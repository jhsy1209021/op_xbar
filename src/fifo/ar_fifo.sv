==> flow/design.v <==
module ar_fifo
#(
    parameter ID_WIDTH = 4,
    parameter ADDR_WIDTH = 32,
    parameter LEN_WIDTH = 4,
    parameter SIZE_WIDTH = 3,
    parameter pending_depth = 4
)
(
    input ACLK,
    input ARESETn,
    input [ID_WIDTH-1:0]        ARID,
    input [ADDR_WIDTH-1:0]      ARADDR,
    input [LEN_WIDTH-1:0]       ARLEN,
    input [SIZE_WIDTH-1:0]      ARSIZE,
    input [1:0]                 ARBURST,
    input                       push,
    input                       pop,
    output                      full,
    output                      empty,
    output [ID_WIDTH-1:0]         front_ARID,
    output [ADDR_WIDTH-1:0]       front_ARADDR,
    output [LEN_WIDTH-1:0]        front_ARLEN,
    output [SIZE_WIDTH-1:0]       front_ARSIZE,
    output [1:0]                front_ARBURST
);
reg [$clog2(pending_depth)-1:0] front, back;
reg [ID_WIDTH-1:0] ARID_reg [0:pending_depth-1];
reg [ADDR_WIDTH-1:0] ARADDR_reg [0:pending_depth-1];
reg [LEN_WIDTH-1:0] ARLEN_reg [0:pending_depth-1];
reg [SIZE_WIDTH-1:0] ARSIZE_reg [0:pending_depth-1];
reg [1:0] ARBURST_reg [0:pending_depth-1];
always@(posedge ACLK) begin
    if(~ARESETn) begin
        for(int i = 0; i < pending_depth; i++) begin
            ARID_reg[i] <= {ID_WIDTH{1'b0}};
            ARADDR_reg[i] <= {ADDR_WIDTH{1'b0}};
            ARLEN_reg[i] <= {LEN_WIDTH{1'b0}};
            ARSIZE_reg[i] <= {SIZE_WIDTH{1'b0}};
            ARBURST_reg[i] <= {2{1'b0}};
        end
    end
    else begin
        if(push & ~full) begin
            ARID_reg[back] <= ARID;
            ARADDR_reg[back] <= ARADDR;
            ARLEN_reg[back] <= ARLEN;
            ARSIZE_reg[back] <= ARSIZE;
            ARBURST_reg[back] <= ARBURST;
        end
    end
end
always@(posedge ACLK) begin
    if(~ARESETn)
        front <= {$clog2(pending_depth){1'b0}};
    else begin
        if(pop & ~empty) begin
            front <= front + {$clog2(pending_depth){1'b1}};
        end
    end
end
always@(posedge ACLK) begin
    if(~ARESETn)
        back <= {$clog2(pending_depth){1'b0}};
    else begin
        if(push & ~full) begin
            back <= back + {$clog2(pending_depth){1'b1}};
        end
    end
end
assign front_ARID = ARID_reg[front];
assign front_ARADDR = ARADDR_reg[front];
assign front_ARLEN = ARLEN_reg[front];
assign front_ARSIZE = ARSIZE_reg[front];
assign front_ARBURST = ARBURST_reg[front];
assign full = ((back + {$clog2(pending_depth){1'b1}}) == front);
assign empty = (back == front);
endmodule
## Reports on ar_fifo

What the tools print for ar_fifo, step after step.
Lines are those of the file above, counted from 1.
Not given: -

| inputs | value |
|---|---|
| design top | ar_fifo |
| clock port | ACLK |
| library | sky130hd |
| corner | tt_025C_1v80 |

## After elaboration

Counts by Yosys on the flattened word-level netlist (proc, flatten, opt, wreduce; memories kept). Print and check cells are left out.
Memory sizes are those after Yosys's memory passes, which may raise the word count (mostly to a power of two), join words into wider ones and drop unused or constant bits.

| storage and ports | value |
|---|---|
| word-level cells | 60 |
| RAM bits | 180 |
| bits in read-only memories | 0 |
| latch bits | 0 |
| output and inout port bits | 47 |
| flip-flop bits (word level) | 4 |
| input port bits | 49 |
| memories | 5 |

| operators by class | value |
|---|---|
| multipliers | 0 |
| order comparisons | 0 |
| bitwise logic cells | 4 |
| div/mod/pow operators | 0 |
| shifts and indexed selects | 0 |
| mux-type cells | 40 |
| reductions and logical operators | 5 |
| eq/ne operators | 2 |
| add/subtract/negate cells | 2 |

Memories:

| memory | words | width | line | RTL |
|---|---|---|---|---|
| ARADDR_reg | 4 | 32 | 29 | `reg [ADDR_WIDTH-1:0] ARADDR_reg [0:pending_depth-1];` |
| ARID_reg | 4 | 4 | 28 | `reg [ID_WIDTH-1:0] ARID_reg [0:pending_depth-1];` |
| ARLEN_reg | 4 | 4 | 30 | `reg [LEN_WIDTH-1:0] ARLEN_reg [0:pending_depth-1];` |
| ARSIZE_reg | 4 | 3 | 31 | `reg [SIZE_WIDTH-1:0] ARSIZE_reg [0:pending_depth-1];` |
| ARBURST_reg | 4 | 2 | 32 | `reg [1:0] ARBURST_reg [0:pending_depth-1];` |

Operators by type and width:

| cell | number |
|---|---|
| 32-bit 2-to-1 mux | 3 |
| 2-bit 2-to-1 mux | 20 |
| 32-bit OR reduction | 1 |
| 4-bit 2-to-1 mux | 6 |
| 3-bit 2-to-1 mux | 3 |
| 4-bit OR reduction | 2 |
| 1-bit 2-to-1 mux | 8 |
| 2-bit adder (second input constant) | 2 |
| 2-bit == test | 2 |
| 3-bit OR reduction | 1 |
| 1-bit AND | 2 |
| 1-bit NOT | 2 |
| 2-bit OR reduction | 1 |

## Logic depth

Depth = most cells in a row (Yosys ltp): at word level without a register or memory, in the mapped netlist without a sequential cell, where the memories' decode and read muxes count.

| logic depth | value |
|---|---|
| depth after elaboration | 8 |
| ABC_AREA | 1 |
| mapped depth | 9 |
| depth with buffers taken out | 8 |

## Synthesis result

Source: synth_stat.txt of the flow (Yosys; design flattened, memories mapped). It holds for the ABC_AREA given above (unset counts as 0); a run with the other value may have another netlist.

Cell types:

| cell | number | area in all (um2) |
|---|---|---|
| sky130_fd_sc_hd__edfxtp_1 | 180 | 5.41E+03 |
| sky130_fd_sc_hd__nor2_1 | 185 | 694.416 |
| sky130_fd_sc_hd__o21ai_0 | 96 | 480.461 |
| sky130_fd_sc_hd__inv_1 | 97 | 364.099 |
| sky130_fd_sc_hd__o22ai_1 | 45 | 281.52 |
| sky130_fd_sc_hd__nor3_1 | 45 | 225.216 |
| sky130_fd_sc_hd__nand2_1 | 51 | 191.434 |
| sky130_fd_sc_hd__clkbuf_1 | 42 | 157.651 |
| sky130_fd_sc_hd__dfxtp_1 | 6 | 120.115 |
| sky130_fd_sc_hd__nand2_2 | 10 | 62.56 |
| sky130_fd_sc_hd__buf_6 | 2 | 22.522 |
| sky130_fd_sc_hd__buf_2 | 4 | 20.019 |
| sky130_fd_sc_hd__nand3_1 | 4 | 20.019 |
| sky130_fd_sc_hd__nor2_8 | 1 | 20.019 |
| sky130_fd_sc_hd__buf_4 | 2 | 15.014 |
| sky130_fd_sc_hd__inv_2 | 4 | 15.014 |
| sky130_fd_sc_hd__a21oi_1 | 2 | 10.01 |
| sky130_fd_sc_hd__nand4_1 | 1 | 6.256 |

| mapped netlist | value |
|---|---|
| buffer cells | 50 |
| sequential area | 5525.3 um2 |
| cell count | 777 |
| mapped flip-flops | 186 |
| mapped area | 8111.5 um2 |

## Worst setup path after synthesis

Source: OpenSTA report_checks on the synthesized netlist (no wires, ideal clock, input and output delay 20% of the period each), path of least setup slack; recovery checks are left aside. Register names are those of the netlist, which keeps one name where synthesis merged equal registers.

| timing post-synthesis | value |
|---|---|
| kind | input to register |
| start point | in ARESETn |
| end point | mem ARADDR_reg[0][0] |
| setup slack | 5785 ps |
| stages | 3 |
| setup time | 510 ps |
| clock period | 12200 ps |
| path delay | 3975 ps |
| input delay | 2440 ps |
| launch time at the first pin | 2440 ps |
| arrival | 5905 ps |
| path buffers | 1 |
| required time | 11690 ps |
| synthesis period reached | 6415 ps |

"path delay" = arrival - input delay + setup time.
"stages" counts driving pins, that of a launching flip-flop among them; a cell with two outputs on the path counts twice.
"synthesis period reached" is the clock period less the worst setup slack; recovery checks do not enter. This is arithmetic on one report: input and output delays are still those of the set period (20% each).
The rows between start and end are the longest chain of elaborated cells between them; the timing report does not say that the signal goes this way. Where chains are equally long, one stands for them.
A line is the first line of the expression or statement that the cell stems from. Yosys adds cells for indexed reads and writes and turns some case tables into memories.
Only ways into the end's enable, where the timed path ends, are counted here.

| on the way, post-synthesis | value |
|---|---|
| path through | sky130_fd_sc_hd__nand4_1 -> sky130_fd_sc_hd__buf_2 -> sky130_fd_sc_hd__o21ai_0 |
| length of the longest elaborated chain | 3 |
| elaborated cells between the ends (all ways) | 6 |
| source lines of those cells | 1 |
| those cells by class | 5 x mux; 1 x reduce/logical |

Ends and longest elaborated chain, post-synthesis:

| item | line | RTL |
|---|---|---|
| start: declaration | 11 | `input ARESETn,` |
| 1-bit 2-to-1 mux | 34 | `if(~ARESETn) begin` |
| 32-bit OR reduction | - |  |
| 2-bit 2-to-1 mux | - |  |
| end: declaration | 29 | `reg [ADDR_WIDTH-1:0] ARADDR_reg [0:pending_depth-1];` |

## Worst path after layout

Path of least setup slack in the final report of record 1 (OpenROAD, finished layout, wires in). Where an end is a register, its clock arrival counts in the times.
The path's times are printed in steps of 10 ps; the period is the one set.

| timing after layout | value |
|---|---|
| kind | register to output |
| start point | reg (name not given) |
| end point | out front_ARADDR[13] |
| external output delay | 2800 ps |
| arrival | 2990 ps |
| stages | 7 |
| launch time at the first pin | 420 ps |
| setup slack | 8210 ps |
| clock period | 14000 ps |
| path buffers | 3 |
| required time | 11200 ps |

| on the way, after layout | value |
|---|---|
| path through | sky130_fd_sc_hd__dfxtp_2 -> sky130_fd_sc_hd__buf_12 -> sky130_fd_sc_hd__clkinv_1 -> sky130_fd_sc_hd__buf_4 -> sky130_fd_sc_hd__o21ai_0 -> sky130_fd_sc_hd__o22ai_1 -> sky130_fd_sc_hd__clkdlybuf4s50_1 |

Ends and longest elaborated chain, after layout:

| item | line | RTL |
|---|---|---|
| end: declaration | 22 | `output [ADDR_WIDTH-1:0]       front_ARADDR,` |

No chain of elaborated cells between the ends is given.

Add stored flow runs of ar_fifo

Record of 2 stored runs of the RTL-to-layout flow on ar_fifo, platform sky130hd. The runs are unordered. Constraints: input delay and output delay 20% of the set period each, output load 0.01 pF.
"period achieved" = clock period - worst setup slack. The figure is calculated, with input and output delays left at 20% of the set period.
"allowed time less slack (worst setup path)" is the time allowed to the run's worst setup path (the clock period less input and output delay, where it has them) less its slack. Clock arrival times count: a late capture clock shortens it, a late launch clock lengthens it.
"overall power" rests on the timing tool's default activity at the inputs, not on a simulated workload.
"allowed time less slack (worst setup path)" is known to 10 ps.

#### Record 1

| setting | value |
|---|---|
| period_ns | `14.0` |
| CORE_UTILIZATION | `52` |
| CORE_ASPECT_RATIO | `0.73` |
| CORE_MARGIN | `8` |
| CELL_PAD_IN_SITES_GLOBAL_PLACEMENT | `1` |
| ABC_AREA | `1` |
| GPL_ROUTABILITY_DRIVEN | `0` |
| CTS_CLUSTER_DIAMETER | `42` |
| CAP_MARGIN | `40` |
| MAX_ROUTING_LAYER | `met4` |
| SLEW_MARGIN | `20` |

| result | value |
|---|---|
| Yosys chip area after synthesis | 8111.5 um2 |
| overall die area | 19901.1 um2 |
| std-cell area (final layout) | 9874.5 um2 |
| utilization | 0.638 |
| smallest setup slack | 8206 ps |
| total negative slack on setup checks | 0 ps |
| overall power | 2102 uW |
| period achieved | 5794 ps |
| allowed time less slack (worst setup path) | 2990 ps |
| critical path kind | register to output |

#### Record 2

| setting | value |
|---|---|
| period_ns | `9.52` |
| CORE_UTILIZATION | `60` |
| SETUP_SLACK_MARGIN | `2.1` |
| PLACE_DENSITY_LB_ADDON | `0.17` |
| HOLD_SLACK_MARGIN | `0.23` |
| CORE_MARGIN | `2` |
| CELL_PAD_IN_SITES_GLOBAL_PLACEMENT | `0` |
| CELL_PAD_IN_SITES_DETAIL_PLACEMENT | `2` |
| TNS_END_PERCENT | `40` |
| ABC_AREA | `1` |
| CTS_CLUSTER_SIZE | `84` |
| CTS_CLUSTER_DIAMETER | `245` |
| CAP_MARGIN | `20` |
| SLEW_MARGIN | `20` |

Incomplete, placement halted on DPL-0033.
