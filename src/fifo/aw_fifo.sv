==> flow/design.v <==
module aw_fifo
#(
    parameter ID_WIDTH = 4,
    parameter ADDR_WIDTH = 32,
    parameter LEN_WIDTH = 4,
    parameter SIZE_WIDTH = 3,
    parameter pending_depth = 4    
)
(
    input ACLK,
    input ARESETn,
    input [ID_WIDTH-1:0]        AWID,
    input [ADDR_WIDTH-1:0]      AWADDR,
    input [LEN_WIDTH-1:0]       AWLEN,
    input [SIZE_WIDTH-1:0]      AWSIZE,
    input [1:0]                 AWBURST,
    input                       push,
    input                       pop,
    output                      full,
    output                      empty,
    output [ID_WIDTH-1:0]         front_AWID,
    output [ADDR_WIDTH-1:0]       front_AWADDR,
    output [LEN_WIDTH-1:0]        front_AWLEN,
    output [SIZE_WIDTH-1:0]       front_AWSIZE,
    output [1:0]                front_AWBURST
);
reg [$clog2(pending_depth)-1:0] front, back;
reg [ID_WIDTH-1:0] AWID_reg [0:pending_depth-1];
reg [ADDR_WIDTH-1:0] AWADDR_reg [0:pending_depth-1];
reg [LEN_WIDTH-1:0] AWLEN_reg [0:pending_depth-1];
reg [SIZE_WIDTH-1:0] AWSIZE_reg [0:pending_depth-1];
reg [1:0] AWBURST_reg [0:pending_depth-1];
always@(posedge ACLK) begin
    if(~ARESETn) begin
        for(int i = 0; i < pending_depth; i++) begin
            AWID_reg[i] <= {ID_WIDTH{1'b0}};
            AWADDR_reg[i] <= {ADDR_WIDTH{1'b0}};
            AWLEN_reg[i] <= {LEN_WIDTH{1'b0}};
            AWSIZE_reg[i] <= {SIZE_WIDTH{1'b0}};
            AWBURST_reg[i] <= {2{1'b0}};
        end
    end
    else begin
        if(push & ~full) begin
            AWID_reg[back] <= AWID;
            AWADDR_reg[back] <= AWADDR;
            AWLEN_reg[back] <= AWLEN;
            AWSIZE_reg[back] <= AWSIZE;
            AWBURST_reg[back] <= AWBURST;
        end
    end
end
always@(posedge ACLK) begin
    if(~ARESETn)
        front <= {$clog2(pending_depth){1'b0}};
    else begin
        if(pop & ~empty) begin
            front <= front + {$clog2(pending_depth){1'b1}};
        end
    end
end
always@(posedge ACLK) begin
    if(~ARESETn)
        back <= {$clog2(pending_depth){1'b0}};
    else begin
        if(push & ~full) begin
            back <= back + {$clog2(pending_depth){1'b1}};
        end
    end
end
assign front_AWID = AWID_reg[front];
assign front_AWADDR = AWADDR_reg[front];
assign front_AWLEN = AWLEN_reg[front];
assign front_AWSIZE = AWSIZE_reg[front];
assign front_AWBURST = AWBURST_reg[front];
assign full = ((back + {$clog2(pending_depth){1'b1}}) == front);
assign empty = (back == front);
endmodule
# From RTL to reports: aw_fifo
# The steps from the RTL of aw_fifo to its reports follow in flow order.
# Line numbers count from 1 in the design file above.
# Operators: Yosys type, input widths -> output width; for muxes data width and select width s.
# A cell with n/a has no value.
# setup
top	aw_fifo
clock_port	ACLK
cell_library	sky130hd
corner	tt_025C_1v80

# Word level
# Source: Yosys, flattened and elaborated, memories not mapped. Widths are those after wreduce. Print and check cells do not count.
# Yosys's memory passes give these memory sizes; they may raise the number of words (mostly to a power of two), join words into wider ones and drop unused or constant bits.
# op_classes
n_mux	40
n_addsub	2
n_reduce_logical	5
bitwise	4
eq_ne	2
# op_table
op	count
$mux 32	3
$mux 2	20
$reduce_or 32->1	1
$mux 4	6
$mux 3	3
$reduce_or 4->1	2
$mux 1	8
$add 2x2->2 const B	2
$eq 2x2->1	2
$reduce_or 3->1	1
$and 1x1->1	2
$not 1->1	2
$reduce_or 2->1	1
# bits
ram_bits	180
wordCells	60
ff_bits	4
n_memories	5
# memory_table
name	words	word_bits	line_no	rtl
AWADDR_reg	4	32	29	reg [ADDR_WIDTH-1:0] AWADDR_reg [0:pending_depth-1];
AWID_reg	4	4	28	reg [ID_WIDTH-1:0] AWID_reg [0:pending_depth-1];
AWLEN_reg	4	4	30	reg [LEN_WIDTH-1:0] AWLEN_reg [0:pending_depth-1];
AWSIZE_reg	4	3	31	reg [SIZE_WIDTH-1:0] AWSIZE_reg [0:pending_depth-1];
AWBURST_reg	4	2	32	reg [1:0] AWBURST_reg [0:pending_depth-1];

# Logic depth
# Depth = most cells in a row (Yosys ltp): at word level without a register or memory, in the mapped netlist without a sequential cell, where the memories' decode and read muxes count.
# logic_depth
word_depth	8
ABC_AREA	0
mapped_depth	5
ltp_nobuf	3

# After synthesis
# The flow's flattened synthesis, as Yosys stat reports it; memories are mapped. The netlist is that of the ABC_AREA named above (0 if unset); the other value can give another one.
# The area totals of this step are shown rounded.
# types
cell	count	type_area_um2
sky130_fd_sc_hd__edfxtp_1	180	5.41E+03
sky130_fd_sc_hd__mux4_2	45	1.01E+03
sky130_fd_sc_hd__and2_1	90	563.04
sky130_fd_sc_hd__nor3_2	39	390.374
sky130_fd_sc_hd__nor4_1	45	281.52
sky130_fd_sc_hd__inv_1	48	180.173
sky130_fd_sc_hd__dfxtp_1	6	120.115
sky130_fd_sc_hd__clkbuf_1	28	105.101
sky130_fd_sc_hd__buf_2	9	45.043
sky130_fd_sc_hd__buf_6	4	45.043
sky130_fd_sc_hd__nor3_1	6	30.029
sky130_fd_sc_hd__a2111oi_4	1	27.526
sky130_fd_sc_hd__nand2b_1	4	25.024
sky130_fd_sc_hd__nor4_4	1	21.27
sky130_fd_sc_hd__mux2i_1	2	20.019
sky130_fd_sc_hd__o211a_1	2	20.019
sky130_fd_sc_hd__nor2b_1	3	18.768
sky130_fd_sc_hd__xor2_2	1	16.266
# Other cell types: 13; their cells: 22.
# mapped
stdcells	536
ffs	186
yosys_area_um2	8460
buf_cells	45
seq_area_um2	5530

# Worst setup path after synthesis
# Path of least setup slack by OpenSTA after synthesis, without wires, with an ideal clock, recovery checks aside; 20% of the period is set as input and as output delay. Where synthesis merged equal registers, the netlist keeps one of their names.
# synth_timing
kind	in2reg
start	input port push
end	memory AWADDR_reg[1][0]
stages	2
t_arrival_ps	6897
setup_ps	572
required_ps	10528
slack_ps	3632
input_delay_ps	2220
launch_ps	2220
tclk_ps	11100
path_delay_ps	5249
path_buffers	0
period_less_setup_slack_ps	7468
# "path_delay_ps" = arrival - input delay + setup time.
# "stages": output pins that drive a net of the path, with the launching flip-flop's if there is one; two outputs of one cell count as two.
# "period_less_setup_slack_ps" = period - worst setup slack (recovery checks aside). The figure is calculated, with input and output delays left at 20% of the set period.
# Between the ends stands the longest chain of elaborated cells between them, by number of cells; it is not shown to be the way that was timed. Of several equally long chains one is given.
# A line is the first line of the expression or statement that the cell stems from. Yosys adds cells for indexed reads and writes and turns some case tables into memories.
# The path ends at the enable pin of a flip-flop; only ways to that pin are counted.
# synth_between
path_cell_list	sky130_fd_sc_hd__inv_1 sky130_fd_sc_hd__o41ai_1
elab_chain_len	5
# synth_lines
item	line_no	rtl
start: declaration	17	input                       push,
$and 1x1->1	44	if(push & ~full) begin
$mux 1	44
$mux 1	34	if(~ARESETn) begin
$reduce_or 32->1	n/a
$mux 2	n/a
end: declaration	29	reg [ADDR_WIDTH-1:0] AWADDR_reg [0:pending_depth-1];

# Path in the finished layout
# Path of least setup slack in the final report of entry A (OpenROAD, finished layout, wires in). Where an end is a register, its clock arrival counts in the times.
# The path's times are printed in steps of 10 ps; the period is the one set.
# layout_timing
kind	reg2out
start	register back[1]
end	output port full
tclk_ps	11200
stages	5
slack_ps	5850
out_delay_ps	2240
t_arrival_ps	3110
launch_ps	420
required_ps	8960
path_buffers	2
# Between the ends stands the longest chain of elaborated cells between them, by number of cells; it is not shown to be the way that was timed. Of several equally long chains one is given.
# layout_between
path_cell_list	sky130_fd_sc_hd__dfxtp_1 sky130_fd_sc_hd__xor2_2 sky130_fd_sc_hd__mux2i_4 sky130_fd_sc_hd__buf_4 sky130_fd_sc_hd__clkdlybuf4s50_1
elab_chain_len	2
# layout_lines
item	line_no	rtl
start: declaration	27	reg [$clog2(pending_depth)-1:0] front, back;
start: assignment	64	back <= {$clog2(pending_depth){1'b0}};
start: assignment	67	back <= back + {$clog2(pending_depth){1'b1}};
$add 2x2->2	76	assign full = ((back + {$clog2(pending_depth){1'b1}}) == front);
$eq 2x2->1	76
end: declaration	19	output                      full,

# Top module aw_fifo; platform sky130hd; tools Yosys and OpenROAD; 2 stored runs in no particular order. Input and output delays are each 20% of the period that was set; the output load is 0.01 pF.
# By "worst_path_allowed_less_slack_ps" is meant the share of the clock period that the worst setup path is allowed (20% is reserved at inputs, 20% at outputs), minus its slack. Clock arrival times at its registers enter into it.
# "fin_power_w" is the tool's figure for a default switching activity; nothing was simulated.
# "worst_path_allowed_less_slack_ps" is known to 10 ps.
# Results are given in rounded form.
# Among the settings, - means not set for that run.
run name	period_ns	CORE_UTILIZATION	PLACE_DENSITY	CELL_PAD_IN_SITES_GLOBAL_PLACEMENT	CTS_CLUSTER_SIZE	CTS_CLUSTER_DIAMETER	MAX_ROUTING_LAYER	CAP_MARGIN	CORE_MARGIN	SLEW_MARGIN	CELL_PAD_IN_SITES_DETAIL_PLACEMENT	MIN_ROUTING_LAYER	die_area_um2	worst_path_allowed_less_slack_ps	worst_setup_path_type	synthArea_um2	fin_power_w	tns_setup_ps	setup_ws_ps	holdWs_ps	layout_stdcell_area_um2
entry A	11.2	40	0.78	3	75	254	met5	20	2	20	-	-	22300	3110	reg2out	8460	0.00167	0	5850	747	10200
entry B	7.1	45	0.94	3	17	-	-	30	2	15	1	met1	19900	3100	reg2out	8460	0.00272	0	2580	755	10300
